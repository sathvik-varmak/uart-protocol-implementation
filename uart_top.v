==> flow/design.v <==
module uart_rx(
    input               clk,
    input               rst_n,
    input               rx_tick,
    input               uart_rx_in,
    output reg [7:0]    rx_data_out,
    output reg          rx_data_valid
    );
    localparam IDLE      = 2'b00;
    localparam RX_START  = 2'b01;
    localparam RX_DATA   = 2'b10;
    localparam RX_STOP   = 2'b11;
    reg [1:0] state = IDLE;
    reg [3:0] sample_count = 0;
    reg [2:0] bit_count = 0;
    reg [7:0] rx_shift_reg = 8'b0;
    reg       rx_in_sync = 1'b1;
    always @(posedge clk) rx_in_sync <= uart_rx_in;
    always @(posedge clk or negedge rst_n) begin
        if (!rst_n) begin
            state <= IDLE;
            rx_data_valid <= 1'b0;
            sample_count <= 0;
            bit_count <= 0;
        end
        else begin
            rx_data_valid <= 1'b0;
            case(state)
                IDLE: begin
                    if (!rx_in_sync) begin
                        sample_count <= 0;
                        state <= RX_START;
                    end
                end
                RX_START: begin
                    if (rx_tick) begin
                        sample_count <= sample_count + 1;
                        if (sample_count == 7 && !rx_in_sync) begin
                           state <= RX_DATA;
                        end else if (sample_count == 7 && rx_in_sync) begin
                           state <= IDLE;
                        end
                    end
                end
                RX_DATA: begin
                    if (rx_tick) begin
                        sample_count <= sample_count + 1;
                        if (sample_count == 15) begin
                            rx_shift_reg <= {rx_in_sync, rx_shift_reg[7:1]};
                            if (bit_count < 7) begin
                                bit_count <= bit_count + 1;
                            end else begin
                                state <= RX_STOP;
                            end
                        end
                    end
                end
                RX_STOP: begin
                    if (rx_tick) begin
                        sample_count <= sample_count + 1;
                        if (sample_count == 15) begin
                            rx_data_out <= rx_shift_reg;
                            rx_data_valid <= 1'b1;
                            bit_count <= 0;
                            state <= IDLE;
                        end
                    end
                end
            endcase
        end
    end
endmodule
module uart_top(
    input             clk,
    input             rst_n,
    input             tx_start,
    input      [7:0]  tx_data_in,
    output            tx_busy,
    output     [7:0]  rx_data_out,
    output            rx_data_valid,
    output            uart_tx_out,
    input             uart_rx_in
    );
    wire baud_tick, rx_tick;
    reg [12:0] baud_count = 0;
    reg [8:0]  rx_count = 0;
    assign baud_tick = (baud_count == 5207);
    always @(posedge clk) baud_count <= baud_tick ? 0 : baud_count + 1;
    assign rx_tick = (rx_count == 325);
    always @(posedge clk) rx_count <= rx_tick ? 0 : rx_count + 1;
    uart_tx U_TX (.clk, .rst_n, .baud_tick, .tx_data_in, .tx_start, .tx_busy, .uart_tx_out);
    uart_rx U_RX (.clk, .rst_n, .rx_tick, .uart_rx_in, .rx_data_out, .rx_data_valid);
endmodule
module uart_tx(
    input             clk,
    input             rst_n,
    input             baud_tick,
    input      [7:0]  tx_data_in,
    input             tx_start,
    output            tx_busy,
    output reg        uart_tx_out
    );
    localparam IDLE      = 2'b00;
    localparam TX_START  = 2'b01;
    localparam TX_DATA   = 2'b10;
    localparam TX_STOP   = 2'b11;
    reg [1:0] state = IDLE;
    reg [2:0] bit_count = 0;
    reg [7:0] tx_shift_reg = 8'b0;
    assign tx_busy = (state != IDLE);
    always @(posedge clk or negedge rst_n) begin
        if (!rst_n) begin
            state <= IDLE;
            uart_tx_out <= 1'b1;
            bit_count <= 0;
        end
        else begin
            case(state)
                IDLE: begin
                    uart_tx_out <= 1'b1;
                    if (tx_start) begin
                        tx_shift_reg <= tx_data_in;
                        state <= TX_START;
                    end
                end
                TX_START: begin
                    if (baud_tick) begin
                        uart_tx_out <= 1'b0;
                        state <= TX_DATA;
                    end
                end
                TX_DATA: begin
                    if (baud_tick) begin
                        uart_tx_out <= tx_shift_reg[0];
                        tx_shift_reg <= tx_shift_reg >> 1;
                        if (bit_count < 7) begin
                            bit_count <= bit_count + 1;
                        end else begin
                            state <= TX_STOP;
                        end
                    end
                end
                TX_STOP: begin
                    if (baud_tick) begin
                        uart_tx_out <= 1'b1;
                        state <= IDLE;
                        bit_count <= 0;
                    end
                end
            endcase
        end
    end
endmodule
# ---- Step by step through the tools: uart_top
# What the tools print for uart_top, step after step.
# Line numbers count from 1 in the design file above.
# Operators: Yosys type, input widths -> output width; for muxes data width and select width s.
# Library cell names are shortened.
# A cell with n/a has no value.
dict set report setup {
  design {uart_top}
  clock {clk}
  lib {sky130hd}
  pvt_corner {tt_025C_1v80}
}

# ---- Word-level counts
# Source: Yosys, flattened and elaborated, memories not mapped. Widths are those after wreduce. Registers that Yosys merges into a memory's read port (data or address) are not register bits. Print and check cells do not count. Equal cells are merged and count once.
dict set report op_classes {
  n_mux 39
  addsub 5
  reduce_logical 21
  cmp 2
  equal 26
}
# operator count
set ops {}
lappend ops {{$mux 2} 14}
lappend ops {{$mux 3} 8}
lappend ops {{$ne 2x2->1 const B} 10}
lappend ops {{$reduce_and 4->1} 5}
lappend ops {{$pmux 8 s2} 1}
lappend ops {{$pmux 2 s4} 2}
lappend ops {{$mux 8} 2}
lappend ops {{$add 13x1->13 const B} 1}
lappend ops {{$eq 13x13->1 const B} 1}
lappend ops {{$reduce_and 6->1} 2}
lappend ops {{$pmux 3 s2} 2}
lappend ops {{$ne 2x1->1 const B} 5}
lappend ops {{$add 9x1->9 const B} 1}
lappend ops {{$eq 9x9->1 const B} 1}
lappend ops {{$reduce_and 9->1} 1}
lappend ops {{$eq 2x2->1 const B} 4}
lappend ops {{$reduce_bool 2->1} 4}
lappend ops {{$reduce_bool 4->1} 2}
lappend ops {{$pmux 4 s2} 1}
lappend ops {{$mux 4} 2}
lappend ops {{$add 3x1->3 const B} 2}
lappend ops {{$lt 3x3->1 const B} 2}
lappend ops {{$mux 1} 6}
lappend ops {{$eq 2x1->1 const B} 2}
lappend ops {{$logic_not 2->1} 2}
lappend ops {{$add 4x1->4 const B} 1}
lappend ops {{$eq 4x3->1 const B} 1}
lappend ops {{$eq 4x4->1 const B} 1}
# Other operator kinds: 6; their cells: 7.
dict set report word_totals {
  inputBits 12
  wordCells 106
  output_inout_bits 11
  reg_bits 63
}

# ---- Logic depth
# Yosys ltp: most cells in a row. Word level: on the elaborated netlist, between registers, memories and ports. Mapped: between sequential cells and ports; inverters and the memories' decode and read muxes count.
dict set report logic_depth {
  word_depth 6
  abc_area 0
  mapped_depth 6
  depth_no_buf 6
}

# ---- Netlist
# Source: synth_stat.txt of the flow (Yosys; design flattened, memories mapped). It holds for the ABC_AREA given above (unset counts as 0); a run with the other value may have another netlist.
dict set report synth_totals {
  mapped_area_mm2 0.0027289
  cells 223
  ffs 63
  seqArea_mm2 0.0015828
  buffers 3
}
# type count type_area_um2
set by_type {}
lappend by_type {edfxtp_1 24 720.691}
lappend by_type {dfxtp_1 23 460.442}
lappend by_type {dfrtp_1 15 375.36}
lappend by_type {ha_1 10 125.12}
lappend by_type {mux2_2 9 101.347}
lappend by_type {xnor2_1 9 78.826}
lappend by_type {xor2_1 9 78.826}
lappend by_type {nor2_1 20 75.072}
lappend by_type {nand3_1 14 70.067}
lappend by_type {nand2_1 11 41.29}
lappend by_type {mux2i_1 4 40.038}
lappend by_type {inv_1 9 33.782}
lappend by_type {nand4bb_1 3 33.782}
lappend by_type {and3_1 5 31.28}
lappend by_type {a21oi_1 6 30.029}
lappend by_type {o41ai_4 1 27.526}
lappend by_type {dfstp_2 1 26.275}
lappend by_type {o2bb2ai_1 3 26.275}
# Other cell types: 33; their cells: 47.
# The figures by module come from a second, unflattened synthesis with its own total; it is not the netlist above.
dict set report hier_totals {
  hier_cells 229
  area_unflattened_mm2 0.0027551
}
# Each row is one instance without its submodules.
# module n_inst mod_seq_area_mm2 cells area_mm2
set by_module {}
lappend by_module {uart_rx 1 0.0007507 71 0.0010473}
lappend by_module {uart_top 1 0.0004404 95 0.0009071}
lappend by_module {uart_tx 1 0.0003916 63 0.0008008}

# ---- Worst setup path after synthesis
# Path of least setup slack by OpenSTA after synthesis, without wires, with an ideal clock, recovery checks aside; 20% of the period is set as input and as output delay. Where synthesis merged equal registers, the netlist keeps one of their names.
dict set report synth_path {
  path_kind {flip-flop to flip-flop}
  start {register baud_count[9]}
  end {register U_TX.tx_shift_reg[0]}
  arrival_ps 1698
  tclk_ps 2870
  path_delay_ps 2023
  path_stages 5
  n_path_buf 1
  slack_ps 847
  setup_time_ps 325
  required_time_ps 2545
  t_first_pin_ps 0
  synth_period_reached_ps 2023
}
# "path_delay_ps" is the arrival time less input delay plus setup time.
# "path_stages": output pins that drive a net of the path, with the launching flip-flop's if there is one; two outputs of one cell count as two.
# "synth_period_reached_ps" is the clock period less the worst setup slack; recovery checks do not enter. This is arithmetic on one report: input and output delays are still those of the set period (20% each).
# Between the ends stands the longest chain of elaborated cells between them, by number of cells; it is not shown to be the way that was timed. Of several equally long chains one is given.
# Each line given opens the expression or statement behind the cell; cells for indexed reads and writes are added by Yosys, which also makes memories of some case tables.
# Only ways into the end's enable, where the timed path ends, are counted here.
dict set report synth_via {
  path_cell_list {dfxtp_1 > or4b_4 > nor3_4 > buf_2 > o211a_1}
  elab_chain_cells 3
  cone_cells 3
  lines_between 1
  cone_classes {2 x eq/ne; 1 x reduce/logical}
}
# element line_no
set synth_rtl {}
lappend synth_rtl {{from (decl)} 85} ;# reg [12:0] baud_count = 0;
lappend synth_rtl {{from (assign)} 88} ;# always @(posedge clk) baud_count <= baud_tick ? 0 : baud_count + 1;
lappend synth_rtl {{$eq 13x13->1} 87} ;# assign baud_tick = (baud_count == 5207);
lappend synth_rtl {{$ne 2x2->1} n/a}
lappend synth_rtl {{$reduce_and 4->1} n/a}
lappend synth_rtl {{to (assign)} 122} ;# tx_shift_reg <= tx_data_in;
lappend synth_rtl {{to (assign)} 135} ;# tx_shift_reg <= tx_shift_reg >> 1;
lappend synth_rtl {{to (decl)} 109} ;# reg [7:0] tx_shift_reg = 8'b0;

# ---- Path in the finished layout
# From the final timing report of job 1: the path of least setup slack in the routed layout; clock arrival at registers is part of the times.
# The path's times are printed in steps of 10 ps; the period is the one set.
dict set report layout_path {
  path_kind {flip-flop to flip-flop}
  start {register rx_count[0]}
  end {register U_RX.state[0]}
  n_path_buf 1
  setup_time_ps 60
  slack_ps 60
  required_time_ps 2170
  t_first_pin_ps 320
  tclk_ps 1910
  arrival_ps 2110
  path_stages 7
}
# Between the ends stands the longest chain of elaborated cells between them, by number of cells; it is not shown to be the way that was timed. Of several equally long chains one is given.
# At most two assigning lines are given for a register; there are more.
dict set report layout_via {
  path_cell_list {dfxtp_1 > ha_1 > nand4bb_1 > buf_4 > or2_1 > o41ai_1 > a221o_1}
  elab_chain_cells 3
  cone_cells 9
  lines_between 5
  cone_classes {4 x eq/ne; 4 x mux; 1 x reduce/logical}
}
# element line_no
set layout_rtl {}
lappend layout_rtl {{from (decl)} 86} ;# reg [8:0]  rx_count = 0;
lappend layout_rtl {{from (assign)} 90} ;# always @(posedge clk) rx_count <= rx_tick ? 0 : rx_count + 1;
lappend layout_rtl {{$eq 9x9->1} 89} ;# assign rx_tick = (rx_count == 325);
lappend layout_rtl {{$mux 2} 59} ;# if (rx_tick) begin
lappend layout_rtl {{$pmux 2 s4} 28} ;# case(state)
lappend layout_rtl {{to (assign)} 21} ;# state <= IDLE;
lappend layout_rtl {{to (assign)} 32} ;# state <= RX_START;
lappend layout_rtl {{to (decl)} 13} ;# reg [1:0] state = IDLE;

uart_top through Yosys and OpenROAD on sky130hd: 2 stored runs, unordered, with their settings and measured results. The constraints put input and output delay at 20% of the set period each and load the outputs with 0.01 pF.
"achievedPeriod_ps" is the run's clock period less its worst setup slack. It is reckoned from that one timing run; input and output delays stay at 20% of the period that was set.
"worstPathTime_ps": the worst setup path's part of the clock period (all of it between registers, 20% less for each end at a port) less its slack. A launch clock that arrives late makes it longer, a capture clock that arrives late makes it shorter.
"fin_power_uw" is the tool's figure for a default switching activity; nothing was simulated.
"worstPathTime_ps" is given in steps of 10 ps.

[flow] job 1: files
==> flow/run.sh <==
#!/bin/bash
# the make line also repeats the synthesis and layout settings of config.mk as NAME=value (left out here)
make -C /OpenROAD-flow-scripts/flow DESIGN_CONFIG=/design/flow/config.mk WORK_HOME=/design/flow/orfs CLKGATE_MAP_FILE= finish
==> flow/config.mk <==
export PLATFORM = sky130hd
export DESIGN_NAME = uart_top
export DESIGN_NICKNAME = uart_top
export VERILOG_FILES = /design/flow/design.v
export SDC_FILE = /design/flow/constraint.sdc
export NUM_CORES = 4
export LEC_CHECK = 0
export CAP_MARGIN = 20
export CELL_PAD_IN_SITES_GLOBAL_PLACEMENT = 0
export CORE_MARGIN = 9
export CORE_UTILIZATION = 54
export CTS_CLUSTER_DIAMETER = 97
export GPL_ROUTABILITY_DRIVEN = 0
export HOLD_SLACK_MARGIN = 0.14
export MAX_ROUTING_LAYER = met4
export SETUP_SLACK_MARGIN = -0.12
export SLEW_MARGIN = 20
export TNS_END_PERCENT = 5
==> flow/constraint.sdc <==
create_clock -name core_clock -period 1.91 [get_ports {clk}]
set_input_delay 0.3820 -clock core_clock [delete_from_list [all_inputs] [get_ports {clk}]]
set_output_delay 0.3820 -clock core_clock [all_outputs]
set_load 0.01 [all_outputs]

[flow] job 1: metrics
[metrics] final_stdcell_area_mm2 = 0.0032894
[metrics] achievedPeriod_ps = 1850
[metrics] design.die.area_mm2 = 0.0079361
[metrics] timing.setup.tns_ps = 0
[metrics] synthesis_area_mm2 = 0.0027289
[metrics] finalUtil_frac = 0.683
[metrics] fin_power_uw = 2765
[metrics] setup_worst_slack_ps = 60
[metrics] worstPathTime_ps = 1850
[metrics] worst_path_kind = flip-flop to flip-flop

[flow] job 2: files
==> flow/run.sh <==
#!/bin/bash
# the make line also repeats the synthesis and layout settings of config.mk as NAME=value (left out here)
make -C /OpenROAD-flow-scripts/flow DESIGN_CONFIG=/design/flow/config.mk WORK_HOME=/design/flow/orfs CLKGATE_MAP_FILE= finish
==> flow/config.mk <==
export PLATFORM = sky130hd
export DESIGN_NAME = uart_top
export DESIGN_NICKNAME = uart_top
export VERILOG_FILES = /design/flow/design.v
export SDC_FILE = /design/flow/constraint.sdc
export NUM_CORES = 4
export LEC_CHECK = 0
export CAP_MARGIN = 20
export CORE_MARGIN = 2
export CORE_UTILIZATION = 40
export SLEW_MARGIN = 20
==> flow/constraint.sdc <==
create_clock -name core_clock -period 1.32 [get_ports {clk}]
set_input_delay 0.2640 -clock core_clock [delete_from_list [all_inputs] [get_ports {clk}]]
set_output_delay 0.2640 -clock core_clock [all_outputs]
set_load 0.01 [all_outputs]

[flow] job 2: metrics
[metrics] fin_power_uw = 5024
[metrics] finalUtil_frac = 0.634
[metrics] synthesis_area_mm2 = 0.0027289
[metrics] final_stdcell_area_mm2 = 0.0042341
[metrics] design.die.area_mm2 = 0.0074987
[metrics] setup_worst_slack_ps = -423
[metrics] timing.setup.tns_ps = -13345
[metrics] worstPathTime_ps = 1740
[metrics] worst_path_kind = flip-flop to flip-flop
[metrics] achievedPeriod_ps = 1743
